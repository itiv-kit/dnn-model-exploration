==> flow/design.v <==
`resetall
module compressor
#(  parameter MAXBITWIDTH = 16,
    parameter OUTPUT_BITWIDTH = 16, 
    parameter BUFFER_SIZE = OUTPUT_BITWIDTH+2*MAXBITWIDTH,  
    parameter OUTPUT_LSB = MAXBITWIDTH,
    parameter OUTPUT_MSB = OUTPUT_LSB + OUTPUT_BITWIDTH-1
) (
    input wire clk, rstn,
    input wire [MAXBITWIDTH-1:0] mask_valid_bits, 
    input wire [$clog2(MAXBITWIDTH):0] bitwidth_d,
    input wire rcv_valid,
    input wire [MAXBITWIDTH-1:0] rcv_data,
    input wire [31:0] num_of_output_values, 
    output reg rcv_ready, 
    output reg trm_valid,
    output wire [OUTPUT_BITWIDTH-1:0] trm_data,
    output wire trm_last,
    input wire trm_ready
);
    reg tmp__rcv_ready,  tmp__trm_last, tmp__trm_valid;
    wire tmp__rcvd_last;
    reg [2:0] tmp__fsm;  
    reg [(BUFFER_SIZE)-1:0] loop_register__data;
    reg [(BUFFER_SIZE)-1:0] loop_register__valid;
    reg [$clog2(MAXBITWIDTH):0] temp__number_shifts, shifting_module__shifts; 
    wire tmp__reg__lower_byte__complete_valid;
    wire tmp__reg__buffer_excpet_output_valid_somewhere;
    wire tmp__reg__buffer_overflow_happend;
    reg [31:0] tmp__cnt_num_of_values;
    wire tmp__ram_expect_overflow, tmp__ram_expect_ready;
    reg [4:0] prev_tzc;
    wire [MAXBITWIDTH-1:0] pow_shifts;
    wire tzd_z;
    wire [3:0] tzd_out;
    wire tzd_z_l;
    wire [3:0] tzd_out_l;
    wire tzd_z_h;
    wire [3:0] tzd_out_h;
    always @(posedge(clk)) begin
        if (!rstn)
        begin
            loop_register__valid <= 0;
            tmp__fsm <= 0;
            rcv_ready <= 0;
            trm_valid <= 0;
            tmp__trm_last <= 0;
            temp__number_shifts <= 0;
            tmp__cnt_num_of_values <= 0;
        end
        else 
        begin
            prev_tzc <= bitwidth_d - tzd_out;
            case (tmp__fsm)
                0: begin
                    trm_valid <= 0;
                    if (!tmp__trm_last) begin
                        if (rcv_valid) begin
                            tmp__fsm <= 1;
                        end
                    end
                end
                1: begin  
                    if (trm_valid) begin
                        trm_valid <= 1'b0;
                        loop_register__valid[OUTPUT_MSB:OUTPUT_LSB] <= 0;
                    end
                    if(rcv_valid) begin
                        loop_register__data[BUFFER_SIZE-1:BUFFER_SIZE-MAXBITWIDTH] <= rcv_data; 
                        loop_register__valid[BUFFER_SIZE-1:BUFFER_SIZE-MAXBITWIDTH] <= mask_valid_bits; 
                        tmp__cnt_num_of_values <= tmp__cnt_num_of_values + 1;
                        rcv_ready <= 1'b1;
                        tmp__fsm <= 2;
                    end
                end
                2: begin  
                    loop_register__data <= loop_register__data >> bitwidth_d;
                    loop_register__valid <= loop_register__valid >> bitwidth_d;
                    rcv_ready <= 1'b0;
                    if (tmp__ram_expect_overflow) begin
                        tmp__fsm <= 4;
                        loop_register__valid <= 0;
                    end
                    else if (tmp__rcvd_last) begin
                        if (loop_register__valid[OUTPUT_LSB]) begin
                            if (trm_ready) begin
                                trm_valid <= 1'b1;
                                tmp__trm_last <= 1'b1;
                                tmp__fsm <= 0;
                            end
                        end
                        else begin
                            tmp__fsm <= 3;
                        end
                    end
                    else if (rcv_valid) begin
                        if (trm_ready) begin
                            trm_valid <= tmp__ram_expect_ready;
                            tmp__fsm <= 1;
                        end
                    end
                    else begin
                        tmp__fsm <= 0;
                    end
                end
                3: begin  
                    if (!tzd_z) begin  
                        if (trm_ready) begin
                            loop_register__data <= loop_register__data >> tzd_out;
                            trm_valid <= 1'b1;
                            tmp__trm_last <= 1'b1;
                            tmp__fsm <= 0;
                        end
                    end 
                    else begin  
                        loop_register__data <= loop_register__data >> MAXBITWIDTH;
                        loop_register__valid <= loop_register__valid >> MAXBITWIDTH;
                    end
                end
                4: begin  
                    loop_register__data <= loop_register__data << (prev_tzc);
                    loop_register__valid[BUFFER_SIZE-1:OUTPUT_MSB+1] <= pow_shifts;
                    temp__number_shifts <= prev_tzc;  
                    if (trm_ready) begin
                        trm_valid <= 1'b1;
                        tmp__fsm <= 5;
                    end
                end
                5: begin  
                    loop_register__data <= loop_register__data >> temp__number_shifts;
                    loop_register__valid <= loop_register__valid >> temp__number_shifts;
                    temp__number_shifts <= 0;
                    trm_valid <= 0;
                    if (tmp__rcvd_last) begin
                        if (loop_register__valid[OUTPUT_LSB]) begin
                            if (trm_ready) begin
                                trm_valid <= 1'b1;
                                tmp__trm_last <= 1'b1;
                                tmp__fsm <= 0;
                            end
                        end
                        else begin
                            tmp__fsm <= 3;
                        end
                    end
                    else if (rcv_valid) begin
                        tmp__fsm <= 1;
                    end
                    else begin
                        tmp__fsm <= 0;
                    end
                end
                default: begin
                    tmp__fsm <= 0;
                end
            endcase
        end
    end
    assign trm_last = tmp__trm_last;
    assign trm_data = loop_register__data[OUTPUT_MSB:OUTPUT_LSB];
    assign  tmp__rcvd_last = (tmp__cnt_num_of_values == num_of_output_values) ? 1'b1 : 1'b0;  
    assign tmp__ram_expect_overflow = tzd_out < bitwidth_d  && !tzd_z ? 1'b1 : 1'b0; 
    assign tmp__ram_expect_ready = tzd_out == bitwidth_d && !tzd_z ? 1'b1 : 1'b0; 
    assign pow_shifts = (2**prev_tzc)-1;
    tzd tzd_low (loop_register__valid[OUTPUT_LSB+15:OUTPUT_LSB], tzd_z_l, tzd_out_l);  
    assign tzd_z = tzd_z_l ; 
    assign tzd_out[3:0] = tzd_out_l ;  
endmodule
module lzd_4_2 (
	input wire [3:0] in,
	output wire [1:0] out,
	output wire zero
);
	assign out[0] = ~in[3] & ( ~in[2] & ~in[1] || in[2]);
	assign out[1] = ~(in[3] || in[2]);
	assign zero = (in == 0) ? 1'b1 : 1'b0;
endmodule
module lzd (
	input wire [15:0] in,
	output wire zero,
	output wire [3:0] out
);
wire [1:0] res_0, res_1, res_2, res_3, res_4;
wire z0, z1, z2, z3;
lzd_4_2 mod_lzd_0 (in[3:0], res_0, z0);
lzd_4_2 mod_lzd_1 (in[7:4], res_1, z1);
lzd_4_2 mod_lzd_2 (in[11:8], res_2, z2);
lzd_4_2 mod_lzd_3 (in[15:12], res_3, z3);
lzd_4_2 mod_lzd_4 ({~z3,~z2,~z1,~z0},res_4, zero);
assign out[3] = res_4[1];
assign out[2] = res_4[0]; 
assign out[1:0] = res_4[1:0]  == 2'b00 ? res_3 : (res_4[1:0]  == 2'b01 ? res_2 : (res_4[1:0]  == 2'b10 ? res_1 : res_0));
endmodule 
module tzd_4_2 (
	input wire [0:3] in,
	output wire [1:0] out,
	output wire zero
);
	assign out[0] = ~in[3] & ( ~in[2] & ~in[1] || in[2]);
	assign out[1] = ~(in[3] || in[2]);
	assign zero = (in == 0) ? 1'b1 : 1'b0;
endmodule
module tzd (
	input wire [15:0] in,
	output wire zero,
	output wire [3:0] out
);
wire [1:0] res_0, res_1, res_2, res_3, res_4;
wire z0, z1, z2, z3;
tzd_4_2 mod_lzd_0 (in[3:0], res_0, z0);
tzd_4_2 mod_lzd_1 (in[7:4], res_1, z1);
tzd_4_2 mod_lzd_2 (in[11:8], res_2, z2);
tzd_4_2 mod_lzd_3 (in[15:12], res_3, z3);
tzd_4_2 mod_lzd_4 ({~z3,~z2,~z1,~z0},res_4, zero);
assign out[3] = res_4[1];
assign out[2] = res_4[0]; 
assign out[1:0] = res_4[1:0]  == 2'b00 ? res_0 : (res_4[1:0]  == 2'b01 ? res_1 : (res_4[1:0]  == 2'b10 ? res_2 : res_3));
endmodule 
* From RTL to reports: compressor
Tool output for the design above, in the order of the flow.
Lines are those of the file above, counted from 1.
Not given: --
- Design top :: compressor
- Clock :: clk
- Cell library :: sky130hd
- Corner :: tt_025C_1v80

* Word level
Yosys after proc, flatten, opt, wreduce and memory -nomap, before mapping. Memory bits, and registers merged into a memory's read port (data or address), are not among the register bits. Print and check cells are not counted. Equal cells are merged and count once.
- Shift-type cells :: 7
- Reduce/logical cells :: 38
- Multiplexer cells :: 63
- Bitwise gates (word level) :: 31
- Add/sub/neg operators :: 3
- Order comparisons :: 1
- Eq/ne operators :: 22
** Operators by type and width (count)
- >> shifter 48 x 5 -> 48 bit :: 4
- 2-to-1 mux 16 bit :: 11
- case mux 16 bit (select 5 bit) :: 2
- case mux 32 bit (select 4 bit) :: 1
- case mux 16 bit (select 4 bit) :: 1
- 2-to-1 mux 32 bit :: 2
- >> shifter 48 x 4 -> 48 bit :: 1
- << shifter 48 x 5 -> 48 bit :: 1
- case mux 16 bit (select 3 bit) :: 1
- 2-to-1 mux 3 bit :: 12
- adder 32 x 1 -> 32 bit (second input constant) :: 1
- equality test 32 bit :: 1
- 2-to-1 mux 1 bit :: 25
- inverter 1 bit :: 21
- logical NOT 4 bit :: 5
- case mux 3 bit (select 6 bit) :: 1
- subtractor 16 x 2 -> 16 bit (second input constant) :: 1
- << shifter 2 x 5 -> 16 bit (first input constant) :: 1
- != test 2 bit (second input constant) :: 7
- AND reduction 3 bit :: 4
- AND reduction 6 bit :: 2
- AND 1 bit :: 10
- logical OR 1 bit :: 10
- nonzero test 5 bit :: 2
- case mux 5 bit (select 2 bit) :: 1
- != test 3 bit (second input constant) :: 3
- nonzero test 4 bit :: 2
- AND reduction 2 bit :: 3
Not listed: further kinds 23, cells in them 29.
- Register bits :: 144
- Input bits :: 73
- Output and inout port bits :: 19
- Word-level cells :: 177

* Longest topological paths
Yosys ltp: most cells in a row. Word level: on the elaborated netlist, between registers, memories and ports. Mapped: between sequential cells and ports; inverters and the memories' decode and read muxes count.
- Word-level depth :: 17
- ABC_AREA :: 0
- Mapped depth :: 16

* After synthesis
Yosys stat after the flow's synthesis: flattened, memories mapped to cells. It holds for the ABC_AREA given above (unset counts as 0); a run with the other value may have another netlist.
** Cell types
- sky130_fd_sc_hd__mux2i_1 :: count 218, area in all 2.18E+03 um^2
- sky130_fd_sc_hd__edfxtp_1 :: count 53, area in all 1.59E+03 um^2
- sky130_fd_sc_hd__dfxtp_1 :: count 78, area in all 1.56E+03 um^2
- sky130_fd_sc_hd__nand2_1 :: count 240, area in all 900.864 um^2
- sky130_fd_sc_hd__o21ai_0 :: count 148, area in all 740.71 um^2
- sky130_fd_sc_hd__mux4_2 :: count 32, area in all 720.691 um^2
- sky130_fd_sc_hd__a21oi_1 :: count 108, area in all 540.518 um^2
- sky130_fd_sc_hd__nor2_1 :: count 128, area in all 480.461 um^2
- sky130_fd_sc_hd__xnor2_1 :: count 46, area in all 402.886 um^2
- sky130_fd_sc_hd__mux2_2 :: count 34, area in all 382.867 um^2
- sky130_fd_sc_hd__clkbuf_1 :: count 95, area in all 356.592 um^2
- sky130_fd_sc_hd__nand3_1 :: count 70, area in all 350.336 um^2
- sky130_fd_sc_hd__and2_1 :: count 31, area in all 193.936 um^2
- sky130_fd_sc_hd__a221oi_1 :: count 22, area in all 192.685 um^2
- sky130_fd_sc_hd__o211ai_1 :: count 23, area in all 172.666 um^2
- sky130_fd_sc_hd__o211a_1 :: count 16, area in all 160.154 um^2
- sky130_fd_sc_hd__a22oi_1 :: count 18, area in all 135.13 um^2
- sky130_fd_sc_hd__buf_4 :: count 17, area in all 127.622 um^2
Other cell types: 71; their cells: 379.
- Flip-flops :: 131
- Sequential part of the area :: 3153.0 um^2
- Cell area after synthesis :: 13968.4 um^2
- Cells in the netlist :: 1756
By module: a second synthesis without flattening, with its own total; a netlist apart from the flattened one above.
- Cells (unflattened synthesis) :: 1695
- Area (unflattened synthesis) :: 14221.1 um^2
Each row is one instance without its submodules.
** By module
- compressor :: cells 1669, instances 1, seq. area 3153.0 um^2, area 14028.5 um^2
- tzd_4_2 :: cells 4, instances 5, seq. area 0.0 um^2, area 25.0 um^2
- tzd :: cells 6, instances 1, seq. area 0.0 um^2, area 67.6 um^2

* Worst setup path after synthesis
Path of least setup slack by OpenSTA after synthesis, without wires, with an ideal clock, recovery checks aside; 20% of the period is set as input and as output delay. Where synthesis merged equal registers, the netlist keeps one of their names.
- Path kind :: flip-flop to flip-flop
- From :: register loop_register__valid[20]
- To :: register loop_register__valid[31]
- Driving pins on the path :: 16
- Clock period :: 4430 ps
- Setup slack :: 868 ps
- Setup time :: 74 ps
- Path delay :: 3561 ps
- Buffers on the path :: 1
- Data arrival time :: 3487 ps
- Launch time at the first pin :: 0 ps
- Period reached after synthesis :: 3562 ps
"path delay" is the arrival time less input delay plus setup time.
"driving pins on the path" counts driving pins, that of a launching flip-flop among them; a cell with two outputs on the path counts twice.
"period reached after synthesis" = period - worst setup slack (recovery checks aside). The figure is calculated, with input and output delays left at 20% of the set period.
A register here has more assigning lines than the two given.
- Cells stage by stage :: sky130_fd_sc_hd__dfxtp_1 sky130_fd_sc_hd__or4_4 sky130_fd_sc_hd__nor2_4 sky130_fd_sc_hd__inv_2 sky130_fd_sc_hd__o221ai_1 sky130_fd_sc_hd__ha_1 sky130_fd_sc_hd__nor2b_1 sky130_fd_sc_hd__o21ai_0 sky130_fd_sc_hd__a21boi_0 sky130_fd_sc_hd__o31ai_1 sky130_fd_sc_hd__and2_1 sky130_fd_sc_hd__a31o_2 sky130_fd_sc_hd__clkbuf_1 sky130_fd_sc_hd__nand2_1 sky130_fd_sc_hd__or3_1 sky130_fd_sc_hd__a31oi_1
** RTL lines, path after synthesis
- start, declared :: RTL line 25 : reg [(BUFFER_SIZE)-1:0] loop_register__valid;
- start, assigned :: RTL line 78 : loop_register__valid <= loop_register__valid >> bitwidth_d;
- start, assigned :: RTL line 117 : loop_register__valid <= loop_register__valid >> MAXBITWIDTH;
- end, assigned :: RTL line 78
- end, assigned :: RTL line 117
- end, declared :: RTL line 25
No chain of elaborated cells between the ends is given.

* Timing after layout
From the final timing report of stored run 2: the path of least setup slack in the routed layout; clock arrival at registers is part of the times.
The path's times are printed in steps of 10 ps; the period is the one set.
- Path kind :: flip-flop to flip-flop
- From :: register loop_register__valid[23]
- To :: register loop_register__valid[25]
- Launch time at the first pin :: 460 ps
- Buffers on the path :: 3
- Driving pins on the path :: 15
- Data arrival time :: 3620 ps
- Setup slack :: -100 ps
- Clock period :: 3170 ps
- Setup time :: 100 ps
A register here has more assigning lines than the two given.
- Cells stage by stage :: sky130_fd_sc_hd__dfxtp_1 sky130_fd_sc_hd__or4_4 sky130_fd_sc_hd__buf_6 sky130_fd_sc_hd__o21ai_0 sky130_fd_sc_hd__ha_1 sky130_fd_sc_hd__nand4_1 sky130_fd_sc_hd__nor2_2 sky130_fd_sc_hd__a31oi_2 sky130_fd_sc_hd__o31ai_4 sky130_fd_sc_hd__a32o_2 sky130_fd_sc_hd__buf_6 sky130_fd_sc_hd__buf_6 sky130_fd_sc_hd__a221oi_2 sky130_fd_sc_hd__o21ai_1 sky130_fd_sc_hd__o211a_1
** RTL lines, path after layout
- start, declared :: RTL line 25 : reg [(BUFFER_SIZE)-1:0] loop_register__valid;
- start, assigned :: RTL line 78 : loop_register__valid <= loop_register__valid >> bitwidth_d;
- start, assigned :: RTL line 117 : loop_register__valid <= loop_register__valid >> MAXBITWIDTH;
- end, assigned :: RTL line 78
- end, assigned :: RTL line 117
- end, declared :: RTL line 25
No chain of elaborated cells between the ends is given.

Ticket comment

Below are 2 stored runs of the flow (Yosys, OpenROAD; platform sky130hd) on compressor, each with its settings and what was measured, unordered. Constraints: input delay and output delay 20% of the set period each, output load 0.01 pF.
"reached clock period" means the clock period less the worst setup slack. The figure is calculated, with input and output delays left at 20% of the set period.
By "worst path time" is meant the share of the clock period that the worst setup path is allowed (20% is reserved at inputs, 20% at outputs), minus its slack. Clock arrival times at its registers enter into it.
By "power" is meant OpenSTA's value without simulated activity: inputs other than the clock are taken to toggle once in ten clock periods, and the tool carries that through the logic.
"worst path time" is known to 10 ps.

* Stored run 1
** Files
==> flow/run.sh <==
#!/bin/bash
# the make line also repeats the synthesis and layout settings of config.mk as NAME=value (left out here)
make -C /OpenROAD-flow-scripts/flow DESIGN_CONFIG=/design/flow/config.mk WORK_HOME=/design/flow/orfs CLKGATE_MAP_FILE= finish
==> flow/config.mk <==
export PLATFORM = sky130hd
export DESIGN_NAME = compressor
export DESIGN_NICKNAME = compressor
export VERILOG_FILES = /design/flow/design.v
export SDC_FILE = /design/flow/constraint.sdc
export NUM_CORES = 4
export LEC_CHECK = 0
export CAP_MARGIN = 20
export CELL_PAD_IN_SITES_DETAIL_PLACEMENT = 2
export CORE_MARGIN = 2
export CORE_UTILIZATION = 45
export CTS_CLUSTER_SIZE = 80
export MIN_ROUTING_LAYER = met2
export PLACE_DENSITY_LB_ADDON = 0.26
export SETUP_SLACK_MARGIN = -0.22
export SLEW_MARGIN = 20
==> flow/constraint.sdc <==
create_clock -name core_clock -period 3.41 [get_ports {clk}]
set_input_delay 0.6820 -clock core_clock [delete_from_list [all_inputs] [get_ports {clk}]]
set_output_delay 0.6820 -clock core_clock [all_outputs]
set_load 0.01 [all_outputs]
** Results
Incomplete, placement halted on DPL-0033.

* Stored run 2
** Files
==> flow/run.sh <==
#!/bin/bash
# the make line also repeats the synthesis and layout settings of config.mk as NAME=value (left out here)
make -C /OpenROAD-flow-scripts/flow DESIGN_CONFIG=/design/flow/config.mk WORK_HOME=/design/flow/orfs CLKGATE_MAP_FILE= finish
==> flow/config.mk <==
export PLATFORM = sky130hd
export DESIGN_NAME = compressor
export DESIGN_NICKNAME = compressor
export VERILOG_FILES = /design/flow/design.v
export SDC_FILE = /design/flow/constraint.sdc
export NUM_CORES = 4
export LEC_CHECK = 0
export CAP_MARGIN = 20
export CORE_MARGIN = 2
export CORE_UTILIZATION = 40
export SLEW_MARGIN = 20
==> flow/constraint.sdc <==
create_clock -name core_clock -period 3.17 [get_ports {clk}]
set_input_delay 0.6340 -clock core_clock [delete_from_list [all_inputs] [get_ports {clk}]]
set_output_delay 0.6340 -clock core_clock [all_outputs]
set_load 0.01 [all_outputs]
** Results
- Power :: 11.171 mW
- Standard-cell area of the final layout :: 18497.7 um^2
- Smallest hold slack :: 511 ps
- Worst path time :: 3270 ps
- Worst setup path kind :: flip-flop to flip-flop
- Area inside the die boundary :: 36431.4 um^2
- Reached clock period :: 3272 ps
- Synthesis area :: 13968.4 um^2
- Utilization in the final report :: 0.537
- Setup slack of the worst path :: -102 ps
- Sum of negative setup slack :: -611 ps
