==> flow/design.v <==
`resetall
module extractor
#(  parameter MAX_BITWIDTH_QUANTIZED_DATA = 16,
    parameter MAX_BITWIDTH_VALID_BITS = (2**MAX_BITWIDTH_QUANTIZED_DATA) - 1,
    parameter MEMORY_BITWIDTH = 16, MEMORY_MASK = (2 ** MEMORY_BITWIDTH) -1 
) (
    input wire clk, rstn,
    input wire values_rdy,
    input wire [MAX_BITWIDTH_QUANTIZED_DATA-1:0] mask_valid_bits,  
    input wire [$clog2(MAX_BITWIDTH_QUANTIZED_DATA):0] bitwidth_d, 
    input wire [31:0] num_of_input_vals,
    input wire [MEMORY_BITWIDTH-1:0] value, 
    output wire out_rdy,   
    input wire next_module_rdy,
    output wire result_rdy,
    output wire [MAX_BITWIDTH_QUANTIZED_DATA-1:0] result
    ,output reg done 
);
    reg out__out_rdy,  transmitting_rdy;
    wire [MAX_BITWIDTH_QUANTIZED_DATA-1:0] out__quantized_value_maxbitwidth,  out__quantized_value_maxbitwidth_validbits;
    wire [MAX_BITWIDTH_QUANTIZED_DATA-1:0] out__next_quantized_value_maxbitwidth,  out__next_quantized_value_maxbitwidth_validbits;
    wire tmp__next_result_rdy, tmp__valid_bits_higher_byte__last_value, tmp__num_of_values_done;
    reg [MAX_BITWIDTH_QUANTIZED_DATA-1:0] result_delay; 
    reg tmp__result_rdy_delay;
    reg [6:0] cnt_shifts__invalid_bits;
    reg [3:0] tmp__fsm;  
    reg [31:0] tmp__num_of_vals;
    reg [(2*MEMORY_BITWIDTH)-1:0] loop_register__data;
    reg [(2*MEMORY_BITWIDTH)-1:0] loop_register__valid;
    wire tmp__result_rdy;
    wire tmp__valid_bits_lower_byte__anywhere_high, tmp__valid_bits_higher_byte__anywhere_high;
    wire lzd_z;
    wire [3:0] lzd_out;
    always @(posedge(clk)) begin
        if (!rstn)
        begin
            loop_register__valid <= 0;
            tmp__fsm <= 0;
            transmitting_rdy <= 1'b0;
            out__out_rdy <= 1'b0;
            tmp__num_of_vals <= 0;
            done <= 0;
        end
        else 
        begin
            if (out__out_rdy) begin
                out__out_rdy <= 1'b0;
            end
            else if(tmp__fsm == 0  && values_rdy) begin
                loop_register__data[MEMORY_BITWIDTH-1:0] <= value;
                loop_register__valid[MEMORY_BITWIDTH-1:0] <= MEMORY_MASK;
                out__out_rdy <= 1'b1;
            end
            else if(tmp__valid_bits_higher_byte__anywhere_high & values_rdy) begin
                out__out_rdy <= 1'b1;
                loop_register__data[2*MEMORY_BITWIDTH-1:MEMORY_BITWIDTH] <= value;
                loop_register__valid[2*MEMORY_BITWIDTH-1:MEMORY_BITWIDTH] <= MEMORY_MASK;
            end
            case (tmp__fsm)
                0: begin
                    if ( loop_register__valid[0] == 1) begin
                        tmp__fsm <= 1;
                    end
                end
                1: begin  
                    transmitting_rdy <= 1'b0;
                    if ( !tmp__num_of_values_done ) begin
                        if (loop_register__valid[(MEMORY_BITWIDTH)] == 1 && loop_register__valid[MEMORY_BITWIDTH-1] == 0 && loop_register__valid[0] == 1 ) begin
                            tmp__fsm <= 3;
                            cnt_shifts__invalid_bits <= 0;
                        end
                        else if(tmp__result_rdy && loop_register__valid != 0 ) begin
                                tmp__fsm <= 2;
                                transmitting_rdy <= 1'b1;
                        end
                    end
                    else begin
                        done <= 1'b1;
                    end 
                end 
                2: begin  
                        out__out_rdy <= 1'b0;
                    if (loop_register__valid[(2*MEMORY_BITWIDTH)-1] == 1 && loop_register__valid[MEMORY_BITWIDTH-1] == 0 ) begin
                        tmp__fsm <= 3;
                        cnt_shifts__invalid_bits <= lzd_out;
                        transmitting_rdy <= 1'b0;
                        tmp__num_of_vals <= tmp__num_of_vals +1;
                    end
                    else if (next_module_rdy) begin
                        transmitting_rdy <= 1'b1;
                        loop_register__data <= loop_register__data >> bitwidth_d;
                        loop_register__valid <= loop_register__valid >> bitwidth_d;
                        if(tmp__valid_bits_higher_byte__last_value & values_rdy) begin
                            tmp__fsm <= 4;
                            transmitting_rdy <= 1'b0;
                        end 
                        else if (!tmp__result_rdy || tmp__num_of_values_done) begin
                            tmp__fsm <= 1;
                            transmitting_rdy <= 1'b0;
                        end
                        else begin
                        end
                        tmp__num_of_vals <= tmp__num_of_vals +1;
                    end
                end
                3: begin  
                 transmitting_rdy <= 1'b0;
                    if(loop_register__valid[(2*MEMORY_BITWIDTH)-1] == 1 && loop_register__valid[MEMORY_BITWIDTH-1] == 0 ) begin
                        loop_register__data[MEMORY_BITWIDTH-1:0] <=  loop_register__data[MEMORY_BITWIDTH-1:0] << cnt_shifts__invalid_bits;
                        loop_register__valid[MEMORY_BITWIDTH-1:0] <=  loop_register__valid[MEMORY_BITWIDTH-1:0] << cnt_shifts__invalid_bits;
                        cnt_shifts__invalid_bits <= cnt_shifts__invalid_bits + bitwidth_d;
                    end
                    else begin
                        loop_register__data[2*MEMORY_BITWIDTH-1:0] <=  loop_register__data[2*MEMORY_BITWIDTH-1:0] >> cnt_shifts__invalid_bits ;
                        loop_register__valid[2*MEMORY_BITWIDTH-1:0] <=  loop_register__valid[2*MEMORY_BITWIDTH-1:0] >> cnt_shifts__invalid_bits;
                        tmp__fsm <= 1;
                    end
                end
                4: begin
                     transmitting_rdy <= 1'b0;
                        out__out_rdy <= 1'b1;
                        loop_register__data[2*MEMORY_BITWIDTH-1:MEMORY_BITWIDTH] <= value;
                        loop_register__valid[2*MEMORY_BITWIDTH-1:MEMORY_BITWIDTH] <= 16'hFFFF;
                        if (tmp__result_rdy) begin
                            tmp__fsm <= 2;
                            transmitting_rdy <= 1'b1;
                        end
                        else begin 
                            tmp__fsm <= 1;
                        end
                    end
                default: begin
                    tmp__fsm <= 0;
                end
            endcase
        end
    end
    assign result_rdy = transmitting_rdy ;
    assign  result = out__quantized_value_maxbitwidth; 
    assign out_rdy = out__out_rdy;
    assign tmp__num_of_values_done = tmp__num_of_vals > (num_of_input_vals -1) ? 1'b1 : 1'b0;
    assign tmp__result_rdy = (out__quantized_value_maxbitwidth_validbits == MAX_BITWIDTH_VALID_BITS) ? 1'b1 : 1'b0;
    assign tmp__next_result_rdy = (out__next_quantized_value_maxbitwidth_validbits == MAX_BITWIDTH_VALID_BITS) ? 1'b1 : 1'b0;
    assign tmp__valid_bits_higher_byte__anywhere_high = loop_register__valid[2*MEMORY_BITWIDTH-1:MEMORY_BITWIDTH] == 0 ? 1'b1 : 1'b0;
    assign tmp__valid_bits_higher_byte__last_value = mask_valid_bits >= loop_register__valid [2*MEMORY_BITWIDTH-1:MEMORY_BITWIDTH] ? 1'b1 : 1'b0;
    genvar l;
    generate
        for (l = 0; l < MAX_BITWIDTH_QUANTIZED_DATA; l = l+1) begin  
            assign out__quantized_value_maxbitwidth[l] = loop_register__data[l] && mask_valid_bits[l];
            assign out__quantized_value_maxbitwidth_validbits[l] =  !mask_valid_bits[l] || loop_register__valid[l];  
        end
    endgenerate
    generate
        for (l = 0; l < MAX_BITWIDTH_QUANTIZED_DATA; l = l+1) begin  
            assign out__next_quantized_value_maxbitwidth[l] = loop_register__data[l+bitwidth_d] && mask_valid_bits[l];
            assign out__next_quantized_value_maxbitwidth_validbits[l] =  !mask_valid_bits[l+bitwidth_d] || loop_register__valid[l];  
        end
    endgenerate
    lzd lzd_h (loop_register__valid[MEMORY_BITWIDTH-1:MEMORY_BITWIDTH-16], lzd_z, lzd_out);
endmodule
module lzd_4_2 (
	input wire [3:0] in,
	output wire [1:0] out,
	output wire zero
);
	assign out[0] = ~in[3] & ( ~in[2] & ~in[1] || in[2]);
	assign out[1] = ~(in[3] || in[2]);
	assign zero = (in == 0) ? 1'b1 : 1'b0;
endmodule
module lzd (
	input wire [15:0] in,
	output wire zero,
	output wire [3:0] out
);
wire [1:0] res_0, res_1, res_2, res_3, res_4;
wire z0, z1, z2, z3;
lzd_4_2 mod_lzd_0 (in[3:0], res_0, z0);
lzd_4_2 mod_lzd_1 (in[7:4], res_1, z1);
lzd_4_2 mod_lzd_2 (in[11:8], res_2, z2);
lzd_4_2 mod_lzd_3 (in[15:12], res_3, z3);
lzd_4_2 mod_lzd_4 ({~z3,~z2,~z1,~z0},res_4, zero);
assign out[3] = res_4[1];
assign out[2] = res_4[0]; 
assign out[1:0] = res_4[1:0]  == 2'b00 ? res_3 : (res_4[1:0]  == 2'b01 ? res_2 : (res_4[1:0]  == 2'b10 ? res_1 : res_0));
endmodule 
module tzd_4_2 (
	input wire [0:3] in,
	output wire [1:0] out,
	output wire zero
);
	assign out[0] = ~in[3] & ( ~in[2] & ~in[1] || in[2]);
	assign out[1] = ~(in[3] || in[2]);
	assign zero = (in == 0) ? 1'b1 : 1'b0;
endmodule
module tzd (
	input wire [15:0] in,
	output wire zero,
	output wire [3:0] out
);
wire [1:0] res_0, res_1, res_2, res_3, res_4;
wire z0, z1, z2, z3;
tzd_4_2 mod_lzd_0 (in[3:0], res_0, z0);
tzd_4_2 mod_lzd_1 (in[7:4], res_1, z1);
tzd_4_2 mod_lzd_2 (in[11:8], res_2, z2);
tzd_4_2 mod_lzd_3 (in[15:12], res_3, z3);
tzd_4_2 mod_lzd_4 ({~z3,~z2,~z1,~z0},res_4, zero);
assign out[3] = res_4[1];
assign out[2] = res_4[0]; 
assign out[1:0] = res_4[1:0]  == 2'b00 ? res_0 : (res_4[1:0]  == 2'b01 ? res_1 : (res_4[1:0]  == 2'b10 ? res_2 : res_3));
endmodule 
# Reports on extractor
# Tool output for the design above, in the order of the flow.
# Line numbers count from 1 in the design file above.
# Cell names lack the library's common part.
# A cell with -- has no value.
# design
top_module	extractor
clock	clk
library	sky130hd
corner	tt_025C_1v80

# Word level
# Yosys after proc, flatten, opt, wreduce and memory -nomap, before mapping. Memory bits, and registers merged into a memory's read port (data or address), are not among the register bits. Print and check cells are not counted. Equal cells are merged and count once.
# op_classes
n_addsub	3
compare	2
equal	16
shift	6
n_mux	67
bitwise	31
n_reduce_logical	80
# ops
op	n
16-bit two-way mux	22
16-bit parallel mux with 3-bit select	2
32-bit by 5-bit right shift with 32-bit output	2
32-bit by 7-bit right shift with 32-bit output	2
16-bit parallel mux with 2-bit select	2
32-bit two-way mux	2
4-bit two-way mux	9
16-bit by 7-bit left shift with 16-bit output	2
32-bit by 1-bit adder with 32-bit output with constant B	1
32-bit by 1-bit subtractor with 32-bit output with constant B	1
32-bit > comparator	1
32-bit nonzero test	1
7-bit two-way mux	4
1-bit logical OR	27
1-bit logical AND	21
7-bit parallel mux with 3-bit select	1
4-bit parallel mux with 5-bit select	1
1-bit inverter	19
1-bit two-way mux	18
1-bit zero test	17
16-bit >= comparator	1
16-bit equality test with constant B	1
16-bit zero test	1
4-bit zero test	4
1-bit AND	12
2-bit inequality test with constant B	6
6-bit AND reduction	2
4-bit by 2-bit equality test with 1-bit output with constant B	2
# Other operator kinds: 15; their cells: 21.
# bits
regBits	110
in_bits	73
out_inout_bits	19
wordCells	213

# Depth
# Yosys ltp: most cells in a row. Word level: on the elaborated netlist, between registers, memories and ports. Mapped: between sequential cells and ports; inverters and the memories' decode and read muxes count.
# logic_depth
word_depth	11
ABC_AREA	0
ltp_mapped	18
mapped_depth_nobuf	18

# Netlist
# Yosys stat after the flow's synthesis: flattened, memories mapped to cells. It holds for the ABC_AREA given above (unset counts as 0); a run with the other value may have another netlist.
# Totals and module areas in this step are rounded.
# types
cell	n	type_area_um2
dfxtp_1	72	1.44E+03
mux2i_1	139	1.39E+03
edfxtp_1	39	1.17E+03
ha_1	55	688.16
nand2_1	183	686.909
nor2_1	178	668.141
a21oi_1	128	640.614
o21ai_0	119	595.571
mux4_2	12	270.259
clkbuf_1	71	266.506
xnor2_1	30	262.752
mux2_2	22	247.738
xor2_1	28	245.235
a211oi_1	32	240.23
buf_2	48	240.23
nand3_1	46	230.221
a221oi_1	23	201.443
o221ai_1	22	192.685
# Not listed: further types 74, cells in them 523.
# mapped
stdcells	1770
area_um2	13000
seq_area_um2	2600
flip_flops	111
buffers	138
# The figures by module come from a second, unflattened synthesis with its own total; it is not the netlist above.
# hier_totals
cells_unflattened	1737
hier_area_um2	14000
# Each row is one instance without its submodules.
# by_module
module	n_inst	n_cells	area_um2	mod_seq_area_um2
extractor	1	1711	14000	2600
lzd_4_2	5	4	25	0.0
lzd	1	6	68	0.0

# Timing after synthesis
# Path of least setup slack by OpenSTA after synthesis, without wires, with an ideal clock, recovery checks aside; 20% of the period is set as input and as output delay. Where synthesis merged equal registers, the netlist keeps one of their names.
# synth_timing
path_kind	input to register
from	in num_of_input_vals[1]
to	reg cnt_shifts__invalid_bits[0]
clock_period_ps	5660
in_delay_ps	1132
setup_time_ps	373
t_first_pin_ps	1132
arrival_time_ps	5016
required_time_ps	5287
path_slack_ps	271
path_delay_ps	4257
driving_pins	17
path_buffers	0
period_less_setup_slack_ps	5389
# "path_delay_ps" is the arrival time less input delay plus setup time.
# "driving_pins": output pins that drive a net of the path, with the launching flip-flop's if there is one; two outputs of one cell count as two.
# "period_less_setup_slack_ps" = period - worst setup slack (recovery checks aside). The figure is calculated, with input and output delays left at 20% of the set period.
# The rows between start and end are the longest chain of elaborated cells between them; the timing report does not say that the signal goes this way. Where chains are equally long, one stands for them.
# A line is the first line of the expression or statement that the cell stems from. Yosys adds cells for indexed reads and writes and turns some case tables into memories.
# A register here has more assigning lines than the two given.
# Only ways into the end's enable, where the timed path ends, are counted here.
# synth_between
cell_sequence	nor3_2 nand3b_1 or2_1 or4_4 nor2_2 nand2_1 nor3_1 xnor2_1 ha_1 nand4_1 or2_2 nor2_1 nand4_1 or4_1 o211ai_1 nand3_1 a21oi_1
elab_chain_cells	5
cone_cells	5
cone_lines	1
cone_classes	1 x add/sub; 1 x compare; 1 x eq/ne; 1 x mux; 1 x reduce/logical
# synth_lines
item	line_no	source
start, declared	11	input wire [31:0] num_of_input_vals,
32-bit by 1-bit subtractor with 32-bit output	141	assign tmp__num_of_values_done = tmp__num_of_vals > (num_of_input_vals -1) ? 1'b1 : 1'b0;
32-bit > comparator	141
1-bit two-way mux	141
2-bit inequality test	--
6-bit AND reduction	--
end, assigned	85	cnt_shifts__invalid_bits <= lzd_out;
end, assigned	111	cnt_shifts__invalid_bits <= cnt_shifts__invalid_bits + bitwidth_d;
end, declared	25	reg [6:0] cnt_shifts__invalid_bits;

# Timing after layout
# From the final timing report of stored run 2: the path of least setup slack in the routed layout; clock arrival at registers is part of the times.
# The path's times are printed in steps of 10 ps; the period is the one set.
# layout_timing
path_kind	input to register
from	in num_of_input_vals[8]
to	reg cnt_shifts__invalid_bits[2]
clock_period_ps	3260
in_delay_ps	650
setup_time_ps	310
t_first_pin_ps	650
arrival_time_ps	4300
required_time_ps	3330
path_slack_ps	-960
driving_pins	15
path_buffers	1
# The rows between start and end are the longest chain of elaborated cells between them; the timing report does not say that the signal goes this way. Where chains are equally long, one stands for them.
# A register here has more assigning lines than the two given.
# Only ways into the end's enable, where the timed path ends, are counted here.
# layout_between
cell_sequence	buf_6 or3_4 or2_4 or4_4 or3_4 xor2_2 ha_1 nand4_1 or2_4 nor2_4 nand4_1 or4_1 o211ai_1 nand3_2 a21oi_4
elab_chain_cells	5
cone_cells	5
cone_lines	1
cone_classes	1 x add/sub; 1 x compare; 1 x eq/ne; 1 x mux; 1 x reduce/logical
# layout_lines
item	line_no	source
start, declared	11	input wire [31:0] num_of_input_vals,
32-bit by 1-bit subtractor with 32-bit output	141	assign tmp__num_of_values_done = tmp__num_of_vals > (num_of_input_vals -1) ? 1'b1 : 1'b0;
32-bit > comparator	141
1-bit two-way mux	141
2-bit inequality test	--
6-bit AND reduction	--
end, assigned	85	cnt_shifts__invalid_bits <= lzd_out;
end, assigned	111	cnt_shifts__invalid_bits <= cnt_shifts__invalid_bits + bitwidth_d;
end, declared	25	reg [6:0] cnt_shifts__invalid_bits;

# extractor through Yosys and OpenROAD on sky130hd: 2 stored runs, unordered, with their settings and measured results. The constraints put input and output delay at 20% of the set period each and load the outputs with 0.01 pF.
# By "worst_path_time_ps" is meant the share of the clock period that the worst setup path is allowed (20% is reserved at inputs, 20% at outputs), minus its slack. Clock arrival times at its registers enter into it.
# "worst_path_time_ps" is known to 10 ps.
# The results are shown rounded.
# A setting shown as -- is not set for that run.
# Among the results, -- means that no value is shown for the run.
item,stored run 1,stored run 2
period_ns,3.56,3.26
CORE_UTILIZATION,57,15
PLACE_DENSITY,0.7,0.93
CORE_ASPECT_RATIO,0.97,1.14
CELL_PAD_IN_SITES_GLOBAL_PLACEMENT,0,--
CELL_PAD_IN_SITES_DETAIL_PLACEMENT,2,--
TNS_END_PERCENT,10,--
GPL_ROUTABILITY_DRIVEN,1,--
CTS_CLUSTER_DIAMETER,223,369
SLEW_MARGIN,25,20
CAP_MARGIN,20,20
CORE_MARGIN,2,7
SETUP_SLACK_MARGIN,--,-0.3
ys_area_um2,--,13000
layout_stdcell_area_um2,--,18000
worstSetupSlack_ps,--,-960
worst_path_time_ps,--,3570
timing.worst_path_kind,--,input to register
total_die_area_um2,--,97000
# Stored run 1: no final report: placement broke off with DPL-0033
