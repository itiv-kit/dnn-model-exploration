==> flow/design.v <==
module fp_multiplication_fp_32
#(
    parameter PIPELINE_LENGTH = 6  
) (
    input wire clk, rstn,
    input wire values_rdy,
    input wire [31:0] fp_value_1,
    input wire [31:0] fp_value_2,
    output reg result_rdy,
    output reg [31:0] result
);
    reg [7:0] tmp__exponent_products [1:PIPELINE_LENGTH-1] ;
    reg [7:0] tmp__exponent_1  ;
    reg [7:0] tmp__exponent_2  ;
    reg [22:0] tmp__mantissa_1  ;  
    reg [22:0] tmp__mantissa_2 ;  
    reg [45:0] tmp__mantissas_product ; 
    reg [24:0] tmp__mantissa [2:PIPELINE_LENGTH-1] ;  
    reg [PIPELINE_LENGTH-1:0] tmp__product_sign, tmp__pipe_valid;
    always @(posedge(clk)) begin
        if (!rstn) begin
            tmp__pipe_valid <= 0;
        end
        else begin
            tmp__pipe_valid <= tmp__pipe_valid << 1;
            tmp__pipe_valid[0] <= values_rdy;
            tmp__product_sign <= tmp__product_sign << 1; 
            tmp__product_sign[0] <=  fp_value_1[31] ^ fp_value_2[31];   
            tmp__exponent_1 <= {1'b0,  fp_value_1[30:23]} ; 
            tmp__exponent_2 <= {1'b0,  fp_value_2[30:23]} ; 
            tmp__mantissa_1 <= fp_value_1[30:23]  == 0 ? 0 : {1'b1, fp_value_1[22:1]}  ;
            tmp__mantissa_2 <= fp_value_2[30:23]  == 0 ? 0 : {1'b1, fp_value_2[22:1]}  ;
            tmp__exponent_products[1] <=  tmp__exponent_1 +  tmp__exponent_2 ;
            tmp__mantissas_product <=  tmp__mantissa_1 * tmp__mantissa_2;
            tmp__exponent_products[2]  <=  tmp__exponent_products[1]   + 8'b10000001 + 1;  
            tmp__mantissa[2] <= tmp__mantissas_product[45:21] ; 
            if(!tmp__mantissa[2][24] ) begin
                tmp__mantissa[3] <= tmp__mantissa[2] << 1;
                tmp__exponent_products[3] <= tmp__exponent_products[2] + 8'b11111111;
            end 
            else begin
                tmp__mantissa[3] <= tmp__mantissa[2] ;
                tmp__exponent_products[3]<= tmp__exponent_products[2];
            end
            if(!tmp__mantissa[3][24] ) begin
                tmp__mantissa[4] <= tmp__mantissa[3] << 1;
                tmp__exponent_products[4] <= tmp__exponent_products[3] + 8'b11111111;
            end 
            else begin
                tmp__mantissa[4] <= tmp__mantissa[3] ;
                tmp__exponent_products[4] <= tmp__exponent_products[3];
            end
            if (tmp__mantissa[4][0] ) begin
                tmp__mantissa[5] <= tmp__mantissa[4] +1;
                tmp__exponent_products[5] <= tmp__exponent_products[4];
            end
            else begin 
                tmp__mantissa[5] <= tmp__mantissa[4] ;
                tmp__exponent_products[5] <= tmp__exponent_products[4];
            end
        end
        result_rdy <= tmp__pipe_valid[PIPELINE_LENGTH-1]; 
        result <= tmp__mantissa[PIPELINE_LENGTH-1][24:1]  == 0 ? {tmp__product_sign[PIPELINE_LENGTH-1], 8'd0 ,  23'd0  } :  {tmp__product_sign[PIPELINE_LENGTH-1], tmp__exponent_products[PIPELINE_LENGTH-1][7:0] ,  tmp__mantissa[PIPELINE_LENGTH-1][23:1]  };
    end
endmodule
From RTL to reports: fp_multiplication_fp_32
What the tools print for fp_multiplication_fp_32, step after step.
Line numbers count from 1 in the design file above.
Cell names lack the library's common part.
The mark -- stands for no value.
Design
  top module: fp_multiplication_fp_32
  clock port: clk
  cell library: sky130hd
  corner: tt_025C_1v80

Elaborated design
Source: Yosys, flattened and elaborated. Widths are those after wreduce. Registers that Yosys merges into a memory's read port (data or address) are not register bits. Print and check cells do not count. Equal cells are merged and count once.
Storage and ports
  flip-flop bits (word level): 292
  input port bits: 67
Operators by class
  add/subtract/negate cells: 6
  $mul: 1
  mux-type cells: 7
  bitwise logic cells: 1
  reduce/logical cells: 3
Operators by type and width (number)
  23-bit by 23-bit multiplier with 46-bit output: 1
  24-bit 2-to-1 mux: 2
  23-bit 2-to-1 mux: 2
  25-bit by 1-bit adder with 25-bit output (second input constant): 1
  25-bit 2-to-1 mux: 1
  24-bit logical NOT: 1
  8-bit adder (second input constant): 3
  8-bit logical NOT: 2
  8-bit 2-to-1 mux: 2
  8-bit by 1-bit adder with 8-bit output (second input constant): 1
  8-bit adder: 1
  1-bit XOR: 1

Depth
Longest topological path by Yosys (ltp), each cell counted once; first at word level (registers and memories cut), then after technology mapping (sequential cells cut; the memories' decode and read muxes count).
Logic depth
  word-level depth: 2
  ABC_AREA: 0
  mapped depth: 25
  depth with buffers taken out: 24

After synthesis
The flow's flattened synthesis, as Yosys stat reports it; memories are mapped. The netlist is that of the ABC_AREA named above (0 if unset); the other value can give another one.
Mapped netlist
  standard cells after synthesis: 2474
  chip area (Yosys): 26764.4 um^2
  sequential part of the area: 7747.4 um^2
  mapped flip-flops: 271
  buffers: 126
Cells by type
  fa_1: number 438, area in all 8768.41 um^2
  edfxtp_1: number 232, area in all 6.97E+03 um^2
  ha_1: number 180, area in all 2252.16 um^2
  inv_1: number 503, area in all 1.89E+03 um^2
  and2_1: number 297, area in all 1.86E+03 um^2
  nand2_1: number 322, area in all 1.21E+03 um^2
  dfxtp_1: number 39, area in all 780.749 um^2
  mux2_2: number 46, area in all 517.997 um^2
  clkbuf_1: number 123, area in all 461.693 um^2
  xnor2_1: number 47, area in all 411.645 um^2
  xor2_1: number 29, area in all 253.994 um^2
  a21oi_1: number 35, area in all 175.168 um^2
  nor2_1: number 23, area in all 86.333 um^2
  nand3_1: number 17, area in all 85.082 um^2
  nand4_1: number 13, area in all 81.328 um^2
  nor4_1: number 13, area in all 81.328 um^2
  a21o_1: number 10, area in all 75.072 um^2
  and3_1: number 12, area in all 75.072 um^2
Not listed: further types 41, cells in them 95.

Path before layout
Source: OpenSTA report_checks on the synthesized netlist (no wires, ideal clock, input and output delay 20% of the period each), path of least setup slack; recovery checks are left aside. Register names are those of the netlist, which keeps one name where synthesis merged equal registers.
Timing after synthesis
  kind: reg-to-reg
  from: reg tmp__mantissa_2[2]
  to: reg (name not given)
  clock period: 8.39 ns
  time at the first pin: 0.000 ns
  arrival time: 6.186 ns
  data required time: 8.135 ns
  setup slack: 1.949 ns
  path delay: 6.441 ns
  driving pins on the path: 24
  buffers on the path: 1
  synthesis period reached: 6.441 ns
"path delay" = arrival - input delay + setup time.
"driving pins on the path" counts driving pins, that of a launching flip-flop among them; a cell with two outputs on the path counts twice.
"synthesis period reached" is the clock period less the worst setup slack; recovery checks do not enter. This is arithmetic on one report: input and output delays are still those of the set period (20% each).
Between the ends stands the longest chain of elaborated cells between them, by number of cells; it is not shown to be the way that was timed. Of several equally long chains one is given.
Each line given opens the expression or statement behind the cell; cells for indexed reads and writes are added by Yosys, which also makes memories of some case tables.
Between the ends, after synthesis
  path through: edfxtp_1 > clkbuf_1 > nand2_1 > fa_1 > fa_1 > fa_1 > inv_1 > fa_1 > inv_1 > fa_1 > inv_1 > fa_1 > inv_1 > fa_1 > inv_1 > ha_1 > a21oi_1 > o211ai_1 > a311oi_2 > a2111oi_4 > o21ai_4 > o21ai_2 > a31o_1 > and3_1
  cells in the longest elaborated chain: 1
  elaborated cells between the ends (all ways): 1
  classes of those cells: 1 x mul
Ends and longest elaborated chain, after synthesis
  from (decl): line 16  | reg [22:0] tmp__mantissa_2 ;
  from (assign): line 32  | tmp__mantissa_2 <= fp_value_2[30:23]  == 0 ? 0 : {1'b1, fp_value_2[22:1]}  ;
  23-bit by 23-bit multiplier with 46-bit output: line 34
  to (assign): line 34
  to (decl): line 17

Timing after layout
Path of least setup slack in the final report of run 1 (OpenROAD, finished layout, wires in). Where an end is a register, its clock arrival counts in the times.
Timing post-layout
  kind: reg-to-reg
  from: reg tmp__mantissa_1[12]
  to: reg (name not given)
  clock period: 8.67 ns
  time at the first pin: 0.55 ns
  arrival time: 7.83 ns
  data required time: 8.98 ns
  setup slack: 1.15 ns
  driving pins on the path: 23
  buffers on the path: 0
Between the ends stands the longest chain of elaborated cells between them, by number of cells; it is not shown to be the way that was timed. Of several equally long chains one is given.
Between the ends, post-layout
  path through: edfxtp_1 > nand2_1 > fa_1 > fa_1 > fa_1 > inv_1 > fa_1 > inv_1 > fa_1 > inv_1 > fa_1 > inv_1 > fa_1 > inv_1 > ha_1 > a21oi_1 > o211ai_1 > a311oi_2 > a2111oi_4 > o21ai_4 > o21ai_2 > a31o_1 > and3_1
  cells in the longest elaborated chain: 1
  elaborated cells between the ends (all ways): 1
  classes of those cells: 1 x mul
Ends and longest elaborated chain, post-layout
  from (decl): line 15  | reg [22:0] tmp__mantissa_1  ;
  from (assign): line 31  | tmp__mantissa_1 <= fp_value_1[30:23]  == 0 ? 0 : {1'b1, fp_value_1[22:1]}  ;
  23-bit by 23-bit multiplier with 46-bit output: line 34
  to (assign): line 34
  to (decl): line 17

Below are 2 stored runs of the flow (Yosys, OpenROAD; platform sky130hd) on fp_multiplication_fp_32, each with its settings and what was measured, unordered. Constraints: input delay and output delay 20% of the set period each, output load 0.01 pF.
By "achieved clock period" is meant the clock period of the run minus its worst setup slack. This is arithmetic on one report: input and output delays are still those of the set period (20% each).
By "worst setup path time" is meant the share of the clock period that the worst setup path is allowed (20% is reserved at inputs, 20% at outputs), minus its slack. Clock arrival times at its registers enter into it.
[run 1] settings: period_ns=8.67, CAP_MARGIN=20, CORE_MARGIN=2, CORE_UTILIZATION=40, SLEW_MARGIN=20
[run 1] result: chip area after synthesis (Yosys) 26764.4 um^2, die area 68995.5 um^2, standard-cell area of the final layout 29761.0 um^2, worst setup slack after layout 1.148 ns, worst hold slack 0.326 ns, achieved clock period 7.522 ns, worst setup path time 7.52 ns, worst setup path kind reg-to-reg
[run 2] settings: period_ns=10.2, CORE_UTILIZATION=33, PLACE_DENSITY=0.83, CORE_ASPECT_RATIO=1.44, GPL_TIMING_DRIVEN=1, CAP_MARGIN=10, SLEW_MARGIN=25, MAX_ROUTING_LAYER=met4, CORE_MARGIN=2
[run 2] result: chip area after synthesis (Yosys) 26764.4 um^2, die area 83436.9 um^2, standard-cell area of the final layout 29748.5 um^2, worst setup slack after layout 2.373 ns, worst hold slack 0.327 ns, achieved clock period 7.827 ns, worst setup path time 7.83 ns, worst setup path kind reg-to-reg
